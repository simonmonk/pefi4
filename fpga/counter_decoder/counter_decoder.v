==> flow/design.v <==
`timescale 1ns / 1ps
module counter_decoder(
    input CLK,
	 output [7:0] SEG
    );
wire [3:0] data;
wire clear = 0;
decoder_7_seg decoder(.D (data), .SEG (SEG));
ripple_counter counter(.Q (data), .CLK (CLK), .CLR (clear));
endmodule
`timescale 1ns / 1ps
module ripple_counter(
    input CLK,
    input CLR,
    output reg [3:0] Q
    );
always @(posedge CLK, posedge CLR)
begin
	if (CLR)
		Q <= 0;
	else if (CLK)
		Q <= Q + 1;
end
endmodule
`timescale 1ns / 1ps
module decoder_7_seg(
    input [3:0] D,
    output reg [7:0] SEG
    );
always @(D) 
begin
	case(D)
    4'h0: SEG = 8'b00000011;
    4'h1: SEG = 8'b10011111; 
    4'h2: SEG = 8'b00100101;
    4'h3: SEG = 8'b00001101;
    4'h4: SEG = 8'b10011001;
    4'h5: SEG = 8'b01001001;
    4'h6: SEG = 8'b01000001;
    4'h7: SEG = 8'b00011111;
    4'h8: SEG = 8'b00000001;
    4'h9: SEG = 8'b00001001;
    default: SEG = 8'b11111111;
	endcase
end
endmodule
Tool chain data of counter_decoder
What the tools print for counter_decoder, step after step.
Line numbers count from 1 in the design file above.
Cell names lack the library's common part.
The mark - stands for no value.
Design
  top module: counter_decoder
  clock: CLK
  library: sky130hd
  corner: tt_025C_1v80

Word-level counts
Source: Yosys, flattened and elaborated, memories not mapped. Widths are those after wreduce; folded enables and synchronous resets count as part of the registers. Print and check cells do not count. Equal cells are merged and count once.
Memory sizes are those after Yosys's memory passes, which may raise the word count (mostly to a power of two), join words into wider ones and drop unused or constant bits.
Cells by class
  add/subtract/negate cells: 1
Operator list (count)
  adder 4 x 1 -> 4 bit with constant B: 1
Word-level totals
  register bits: 4
  bits in read-only memories: 112
  clocked read ports x word width: 7
  memory cells: 1
  input bits: 1
  output and inout bits: 8
  cells after elaboration: 3
Memories
  (no name shown): depth 16, bits a word 7, rd ports 1, wr ports 0, RTL line 32  | case(D)

Depth
Depth = most cells in a row (Yosys ltp): at word level without a register or memory, in the mapped netlist without a sequential cell, where the memories' decode and read muxes count.
Logic depth
  depth after elaboration: 1
  ABC_AREA: 0
  mapped depth: 6
  mapped depth without buffers: 6

Netlist
Yosys stat after the flow's synthesis: flattened, memories mapped to cells. It holds for the ABC_AREA given above (unset counts as 0); a run with the other value may have another netlist.
Cells by type
  dfxtp_1: count 11, total area 220.211 um^2
  ha_1: count 5, total area 62.56 um^2
  nor3_2: count 4, total area 40.038 um^2
  inv_1: count 5, total area 18.768 um^2
  xnor2_2: count 1, total area 16.266 um^2
  xor2_2: count 1, total area 16.266 um^2
  a21oi_1: count 3, total area 15.014 um^2
  nand2_1: count 4, total area 15.014 um^2
  o211ai_1: count 2, total area 15.014 um^2
  nor2_1: count 3, total area 11.261 um^2
  nand3_1: count 2, total area 10.01 um^2
  nand3_2: count 1, total area 10.01 um^2
  o21ai_0: count 2, total area 10.01 um^2
  o2111ai_1: count 1, total area 8.758 um^2
  o2bb2ai_1: count 1, total area 8.758 um^2
  a22oi_1: count 1, total area 7.507 um^2
  buf_4: count 1, total area 7.507 um^2
  o31ai_1: count 1, total area 7.507 um^2
Other cell types: 5; their cells: 5.
Mapped netlist
  mapped cells: 54
  synthesis area: 0.0005255 mm^2
  sequential part of the area: 0.0002202 mm^2
  flip-flop cells: 11
  buffer cells: 1
The figures by module come from a second, unflattened synthesis with its own total; it is not the netlist above.
Second synthesis, totals
  cell total of the unflattened synthesis: 46
  area total of the unflattened synthesis: 0.0003679 mm^2
Each row is one instance without its submodules.
By module
  decoder_7_seg: times used 1, cells 35, area 0.0002215 mm^2, seq. area 0 mm^2
  ripple_counter: times used 1, cells 10, area 0.0001426 mm^2, seq. area 0.0001001 mm^2
  counter_decoder: times used 1, cells 1, area 0.0000038 mm^2, seq. area 0 mm^2

Worst setup path after synthesis
OpenSTA on the mapped netlist: ideal clock, no wires. The path of least setup slack (recovery checks aside). Input and output delay are each 20% of the period. Register names are those of the netlist, which keeps one name where synthesis merged equal registers.
Timing post-synthesis
  path kind: flip-flop to flip-flop
  start point: register counter.Q[0]
  end point: register (no name shown)
  period: 1.62 ns
  library setup time: 0.123 ns
  time at the first pin: 0.000 ns
  arrival time: 1.347 ns
  data required time: 1.497 ns
  path slack: 0.151 ns
  path delay: 1.470 ns
  stages: 6
  path buffers: 0
  synthesis period reached: 1.469 ns
"path delay" is the arrival time less input delay plus setup time.
"stages" counts driving pins, that of a launching flip-flop among them; a cell with two outputs on the path counts twice.
"synthesis period reached" = period - worst setup slack (recovery checks aside). The figure is calculated, with input and output delays left at 20% of the set period.
Between the ends stands the longest chain of elaborated cells between them, by number of cells; it is not shown to be the way that was timed. Of several equally long chains one is given.
A line is the first line of the expression or statement that the cell stems from. Yosys adds cells for indexed reads and writes and turns some case tables into memories.
Between the ends, post-synthesis
  cell sequence: dfxtp_1 -> ha_1 -> xnor2_2 -> inv_2 -> nor3_2 -> nor2_1
  cells in the longest elaborated chain: 1
  elaborated cells between the ends (all ways): 1
  RTL lines with such cells: 1
  classes of those cells: add/sub: 1
Ends and longest elaborated chain, post-synthesis
  start: declaration: RTL line 15  | output reg [3:0] Q
  start: assignment: RTL line 20  | Q <= 0;
  start: assignment: RTL line 22  | Q <= Q + 1;
  adder 4 x 1 -> 4 bit: RTL line 22

Timing after layout
From the final timing report of flow run A: the path of least setup slack in the routed layout; clock arrival at registers is part of the times.
Timing post-layout
  path kind: flip-flop to flip-flop
  start point: register counter.Q[0]
  end point: register (no name shown)
  period: 1.81 ns
  library setup time: 0.12 ns
  time at the first pin: 0.26 ns
  arrival time: 1.77 ns
  data required time: 1.95 ns
  path slack: 0.18 ns
  stages: 6
  path buffers: 0
Between the ends stands the longest chain of elaborated cells between them, by number of cells; it is not shown to be the way that was timed. Of several equally long chains one is given.
Between the ends, post-layout
  cell sequence: dfxtp_1 -> ha_1 -> xnor2_2 -> inv_2 -> nor3_2 -> a21oi_1
  cells in the longest elaborated chain: 1
  elaborated cells between the ends (all ways): 1
  RTL lines with such cells: 1
  classes of those cells: add/sub: 1
Ends and longest elaborated chain, post-layout
  start: declaration: RTL line 15  | output reg [3:0] Q
  start: assignment: RTL line 20  | Q <= 0;
  start: assignment: RTL line 22  | Q <= Q + 1;
  adder 4 x 1 -> 4 bit: RTL line 22

# Flow runs of counter_decoder

Settings and measured results of 2 stored flow runs for module counter_decoder (sky130hd), not sorted in any way. The constraints put input and output delay at 20% of the set period each and load the outputs with 0.01 pF.
"reached clock period" means the clock period less the worst setup slack. The figure is calculated, with input and output delays left at 20% of the set period.
"critical setup path time" is the time allowed to the run's worst setup path (the clock period less input and output delay, where it has them) less its slack. Clock arrival times count: a late capture clock shortens it, a late launch clock lengthens it.
By "total power of the final layout" is meant OpenSTA's value without simulated activity: inputs other than the clock are taken to toggle once in ten clock periods, and the tool carries that through the logic.

==> flow run A: settings <==
{ "period_ns": 1.81, "SETUP_SLACK_MARGIN": -0.03, "CAP_MARGIN": 20, "CORE_MARGIN": 2, "CORE_UTILIZATION": 40, "SLEW_MARGIN": 20 }
==> flow run A: results <==
area of the synthesized netlist: 0.0005255 mm^2
overall die area: 0.0016197 mm^2
standard-cell area after routing: 0.0006331 mm^2
post-layout utilization: 49.9%
setup slack of the critical path: 0.183 ns
setup TNS: 0.000 ns
worst hold slack after layout: 0.573 ns
total power of the final layout: 409.9 µW
reached clock period: 1.627 ns
critical setup path time: 1.63 ns
type of the worst setup path: flip-flop to flip-flop

==> flow run B: settings <==
{ "period_ns": 1.35, "CORE_UTILIZATION": 63, "SETUP_SLACK_MARGIN": 0.07, "PLACE_DENSITY": 0.38, "CELL_PAD_IN_SITES_DETAIL_PLACEMENT": 1, "GPL_TIMING_DRIVEN": 1, "GPL_ROUTABILITY_DRIVEN": 1, "CAP_MARGIN": 20, "SLEW_MARGIN": 30, "MIN_ROUTING_LAYER": "met2", "MAX_ROUTING_LAYER": "met4", "CORE_MARGIN": 2 }
==> flow run B: results <==
stopped before the end: floorplanning reported PDN-0185
