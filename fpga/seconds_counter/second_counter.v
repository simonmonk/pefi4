==> flow/design.v <==
`timescale 1ns / 1ps
module decoder_7_seg(
    input [3:0] D,
    output reg [7:0] SEG
    );
always @(D) 
begin
	case(D)
    4'h0: SEG = 8'b00000011;
    4'h1: SEG = 8'b10011111; 
    4'h2: SEG = 8'b00100101;
    4'h3: SEG = 8'b00001101;
    4'h4: SEG = 8'b10011001;
    4'h5: SEG = 8'b01001001;
    4'h6: SEG = 8'b01000001;
    4'h7: SEG = 8'b00011111;
    4'h8: SEG = 8'b00000001;
    4'h9: SEG = 8'b00001001;
    default: SEG = 8'b11111111;
	endcase
end
endmodule
`timescale 1ns / 1ps
module multiplexed_7_seg_display(
	 input CLK,
	 input [3:0] units, tens, hundreds,
    output [7:0] SEG,
    output reg [2:0] DIGIT
    );
reg [3:0] digit_data;
reg [2:0] digit_posn;
reg [23:0] prescaler;
decoder_7_seg decoder(.SEG	(SEG), .D (digit_data));   
always @(posedge CLK)
begin
	prescaler <= prescaler + 1;
	if (prescaler == 12000)  
	begin
		prescaler <= 0;
		digit_posn <= digit_posn + 1;
		if (digit_posn == 0)
		begin
			digit_data <= units;
			DIGIT <= 3'b110;
		end
		if (digit_posn == 2'd1)
		begin
			digit_data <= tens;
			DIGIT <= 3'b101;
		end
		if (digit_posn == 2'd2)
		begin
			digit_data <= hundreds;
			DIGIT <= 3'b011;
		end	
		if (digit_posn == 2'd3)
		begin
			digit_posn <= 0;
			DIGIT <= 3'b111;
		end	
	end
end
endmodule
`timescale 1ns / 1ps
module second_counter(
	 input CLK,
    output [7:0] SEG,
    output [2:0] DIGIT
    );
reg [3:0] units, tens, hundreds;
reg [23:0] prescaler;
multiplexed_7_seg_display display(.CLK (CLK), 
		.units (units), .tens (tens), .hundreds (hundreds),
		.SEG (SEG), .DIGIT (DIGIT));
always @(posedge CLK)
begin
	prescaler <= prescaler + 1;
	if (prescaler == 24'd12000000) 
	begin
		prescaler <= 0;
		units <= units + 1;
		if (units == 9) 
		begin
			units <= 0;
			tens <= tens + 1;
		end
		if (tens == 9)
		begin
			tens <= 0;
			hundreds <= hundreds + 1;
		end
		if (hundreds == 9)
		begin
			hundreds <= 0;
		end
	end
end
endmodule
* Step by step through the tools: second_counter
What the tools print for second_counter, step after step.
Line numbers count from 1 in the design file above.
Cell names lack the library's common part.
Not given: n/a
- Top module :: second_counter
- Clock port :: CLK
- Cell library :: sky130hd
- Corner :: tt_025C_1v80

* After elaboration
Source: Yosys, flattened and elaborated, memories not mapped. Widths are those after wreduce. Print and check cells do not count. Equal cells are merged and count once.
Yosys's memory passes give these memory sizes; they may raise the number of words (mostly to a power of two), join words into wider ones and drop unused or constant bits.
- Flip-flop bits (word level) :: 70
- Bits in read-only memories :: 112
- Word width x clocked read ports :: 7
- Memories :: 1
- Bits of input ports :: 1
- Output and inout bits :: 11
- Cells after elaboration :: 45
** Memories
- (name not given) :: depth 16, width 7, rd ports 1, wr ports 0, line 8 : case(D)
- Add/subtract/negate cells :: 6
- Equal/unequal tests :: 8
- Muxes and demuxes :: 9
- Reduce/logical cells :: 11
** Operator list (count)
- 24-bit by 1-bit adder with 24-bit output with constant B :: 2
- 24-bit by 14-bit equality test with 1-bit output with constant B :: 1
- 24-bit equality test with constant B :: 1
- 4-bit 2-to-1 mux :: 6
- 4-bit by 1-bit adder with 4-bit output with constant B :: 3
- 4-bit equality test with constant B :: 3
- 3-bit 2-to-1 mux :: 3
- 2-bit AND reduction :: 4
- 3-bit by 2-bit equality test with 1-bit output with constant B :: 2
- 2-bit nonzero test :: 2
- 4-bit nonzero test :: 1
- 3-bit by 1-bit adder with 3-bit output with constant B :: 1
- 3-bit by 1-bit equality test with 1-bit output with constant B :: 1
- 3-bit zero test :: 1
- 3-bit nonzero test :: 1
- 3-bit OR reduction :: 1
- 2-bit OR reduction :: 1

* Logic depth
Yosys ltp: most cells in a row. Word level: on the elaborated netlist, between registers, memories and ports. Mapped: between sequential cells and ports; inverters and the memories' decode and read muxes count.
- Word-level depth :: 5
- ABC_AREA :: 0
- Depth in mapped cells :: 11
- Mapped depth without buffers :: 11

* Synthesis result
Yosys stat after the flow's synthesis: flattened, memories mapped to cells. It holds for the ABC_AREA given above (unset counts as 0); a run with the other value may have another netlist.
** Cell types (count)
- dfxtp_1 :: 55
- edfxtp_1 :: 22
- xnor2_1 :: 31
- ha_1 :: 21
- nor2_1 :: 51
- xor2_1 :: 16
- nand3_1 :: 23
- nand2_1 :: 27
- inv_1 :: 25
- nand4_1 :: 13
- mux2i_1 :: 7
- a221oi_1 :: 5
- and3_1 :: 7
- nor4_1 :: 7
- nor4_4 :: 2
- nor2b_1 :: 6
- nand2b_1 :: 5
- nor3_1 :: 6
Not listed: further types 29, cells in them 46.
- Standard cells after synthesis :: 375
- Mapped area :: 3689.8 um^2
- Sequential area :: 1761.7 um^2
- Flip-flops :: 77
- Buffers :: 6
The figures by module come from a second, unflattened synthesis with its own total; it is not the netlist above.
- Cell total of the unflattened synthesis :: 371
- Area total of the unflattened synthesis :: 3613.5 um^2
Each row is one instance without its submodules.
** By module
- second_counter :: instances 1, cells 174, area 1739.2 um^2
- multiplexed_7_seg_display :: instances 1, cells 162, area 1652.8 um^2
- decoder_7_seg :: instances 1, cells 35, area 221.5 um^2

* Timing after synthesis
OpenSTA on the mapped netlist: ideal clock, no wires. The path of least setup slack (recovery checks aside). Input and output delay are each 20% of the period. Register names are those of the netlist, which keeps one name where synthesis merged equal registers.
- Path kind :: flip-flop to flip-flop
- Start point :: register display.digit_posn[0]
- End point :: register (no name shown)
- Period :: 4030 ps
- Setup time :: 143 ps
- Time at the first pin :: 0 ps
- Data arrival time :: 2640 ps
- Setup slack :: 1247 ps
- Delay of the path :: 2783 ps
- Driving pins on the path :: 12
- Buffers on the path :: 1
- Synthesis period reached :: 2783 ps
"delay of the path" = arrival - input delay + setup time.
"driving pins on the path": output pins that drive a net of the path, with the launching flip-flop's if there is one; two outputs of one cell count as two.
"synthesis period reached" is the clock period less the worst setup slack; recovery checks do not enter. This is arithmetic on one report: input and output delays are still those of the set period (20% each).
The rows between start and end are the longest chain of elaborated cells between them; the timing report does not say that the signal goes this way. Where chains are equally long, one stands for them.
A line is the first line of the expression or statement that the cell stems from. Yosys adds cells for indexed reads and writes and turns some case tables into memories.
- Cells stage by stage :: edfxtp_1 > inv_1 > ha_1 > o31ai_1 > nor4_4 > buf_2 > mux2i_1 > inv_1 > ha_1 > nor2b_1 > nor3_1 > a221oi_1
- Cells in the longest elaborated chain :: 5
** Ends and longest elaborated chain, post-synthesis
- from (decl) :: line 31 : reg [2:0] digit_posn;
- from (assign) :: line 40 : digit_posn <= digit_posn + 1;
- from (assign) :: line 58 : digit_posn <= 0;
- 3-bit zero test :: line 41 : if (digit_posn == 0)
- 4-bit 2-to-1 mux :: line 41
- 4-bit 2-to-1 mux :: line 46 : if (digit_posn == 2'd1)
- 4-bit 2-to-1 mux :: line 51 : if (digit_posn == 2'd2)
- 4-bit 2-to-1 mux

* Worst path after layout
Path of least setup slack in the final report of run 2 (OpenROAD, finished layout, wires in). Where an end is a register, its clock arrival counts in the times.
The report prints the path's times to 10 ps; the period is as set.
- Path kind :: flip-flop to flip-flop
- Start point :: register display.digit_posn[1]
- End point :: register (no name shown)
- Period :: 1780 ps
- Setup time :: 120 ps
- Time at the first pin :: 340 ps
- Data arrival time :: 2720 ps
- Setup slack :: -720 ps
- Driving pins on the path :: 13
- Buffers on the path :: 3
The rows between start and end are the longest chain of elaborated cells between them; the timing report does not say that the signal goes this way. Where chains are equally long, one stands for them.
- Cells stage by stage :: edfxtp_1 > inv_2 > buf_6 > ha_4 > o31ai_4 > nor4_4 > buf_6 > mux2i_4 > ha_2 > buf_4 > a21oi_2 > nor3_1 > a221oi_1
- Cells in the longest elaborated chain :: 5
** Ends and longest elaborated chain, after layout
- from (decl) :: line 31 : reg [2:0] digit_posn;
- from (assign) :: line 40 : digit_posn <= digit_posn + 1;
- from (assign) :: line 58 : digit_posn <= 0;
- 3-bit zero test :: line 41 : if (digit_posn == 0)
- 4-bit 2-to-1 mux :: line 41
- 4-bit 2-to-1 mux :: line 46 : if (digit_posn == 2'd1)
- 4-bit 2-to-1 mux :: line 51 : if (digit_posn == 2'd2)
- 4-bit 2-to-1 mux

# Flow runs of second_counter

Measured data: module second_counter, platform sky130hd, 2 stored runs of the flow under differing settings, order arbitrary. Input and output delays are each 20% of the period that was set; the output load is 0.01 pF.
By "reached clock period" is meant the clock period of the run minus its worst setup slack. This is arithmetic on one report: input and output delays are still those of the set period (20% each).
"time of the worst setup path": the worst setup path's part of the clock period (all of it between registers, 20% less for each end at a port) less its slack. A launch clock that arrives late makes it longer, a capture clock that arrives late makes it shorter.
"time of the worst setup path" is given in steps of 10 ps.

* Run 1
** Files
==> flow/run.sh <==
#!/bin/bash
# the make line also repeats the synthesis and layout settings of config.mk as NAME=value (left out here)
make -C /OpenROAD-flow-scripts/flow DESIGN_CONFIG=/design/flow/config.mk WORK_HOME=/design/flow/orfs CLKGATE_MAP_FILE= finish
==> flow/config.mk <==
export PLATFORM = sky130hd
export DESIGN_NAME = second_counter
export DESIGN_NICKNAME = second_counter
export VERILOG_FILES = /design/flow/design.v
export SDC_FILE = /design/flow/constraint.sdc
export NUM_CORES = 4
export LEC_CHECK = 0
export ABC_AREA = 0
export CAP_MARGIN = 20
export CELL_PAD_IN_SITES_GLOBAL_PLACEMENT = 2
export CORE_ASPECT_RATIO = 2.0
export CORE_MARGIN = 9
export CORE_UTILIZATION = 62
export CTS_CLUSTER_DIAMETER = 357
export CTS_CLUSTER_SIZE = 74
export MAX_ROUTING_LAYER = met5
export PLACE_DENSITY_LB_ADDON = 0.14
export SLEW_MARGIN = 20
==> flow/constraint.sdc <==
create_clock -name core_clock -period 2.43 [get_ports {CLK}]
set_input_delay 0.4860 -clock core_clock [delete_from_list [all_inputs] [get_ports {CLK}]]
set_output_delay 0.4860 -clock core_clock [all_outputs]
set_load 0.01 [all_outputs]
** Results
Stopped before the end: placement reported FLW-0024.

* Run 2
** Files
==> flow/run.sh <==
#!/bin/bash
# the make line also repeats the synthesis and layout settings of config.mk as NAME=value (left out here)
make -C /OpenROAD-flow-scripts/flow DESIGN_CONFIG=/design/flow/config.mk WORK_HOME=/design/flow/orfs CLKGATE_MAP_FILE= finish
==> flow/config.mk <==
export PLATFORM = sky130hd
export DESIGN_NAME = second_counter
export DESIGN_NICKNAME = second_counter
export VERILOG_FILES = /design/flow/design.v
export SDC_FILE = /design/flow/constraint.sdc
export NUM_CORES = 4
export LEC_CHECK = 0
export CAP_MARGIN = 35
export CORE_ASPECT_RATIO = 1.57
export CORE_MARGIN = 2
export CORE_UTILIZATION = 62
export GPL_ROUTABILITY_DRIVEN = 0
export GPL_TIMING_DRIVEN = 1
export HOLD_SLACK_MARGIN = 0.03
export MAX_ROUTING_LAYER = met5
export PLACE_DENSITY = 0.36
export SLEW_MARGIN = 20
export TNS_END_PERCENT = 65
==> flow/constraint.sdc <==
create_clock -name core_clock -period 1.78 [get_ports {CLK}]
set_input_delay 0.3560 -clock core_clock [delete_from_list [all_inputs] [get_ports {CLK}]]
set_output_delay 0.3560 -clock core_clock [all_outputs]
set_load 0.01 [all_outputs]
** Results
- Lowest hold slack :: 449 ps
- Area of the die :: 6600.3 um^2
- Standard-cell area after layout :: 5278.8 um^2
- Summed negative setup slack :: -15243 ps
- Netlist area reported by Yosys :: 3689.8 um^2
- Time of the worst setup path :: 2500 ps
- Type of the worst setup path :: flip-flop to flip-flop
- Reached clock period :: 2504 ps
- Worst setup slack after layout :: -724 ps
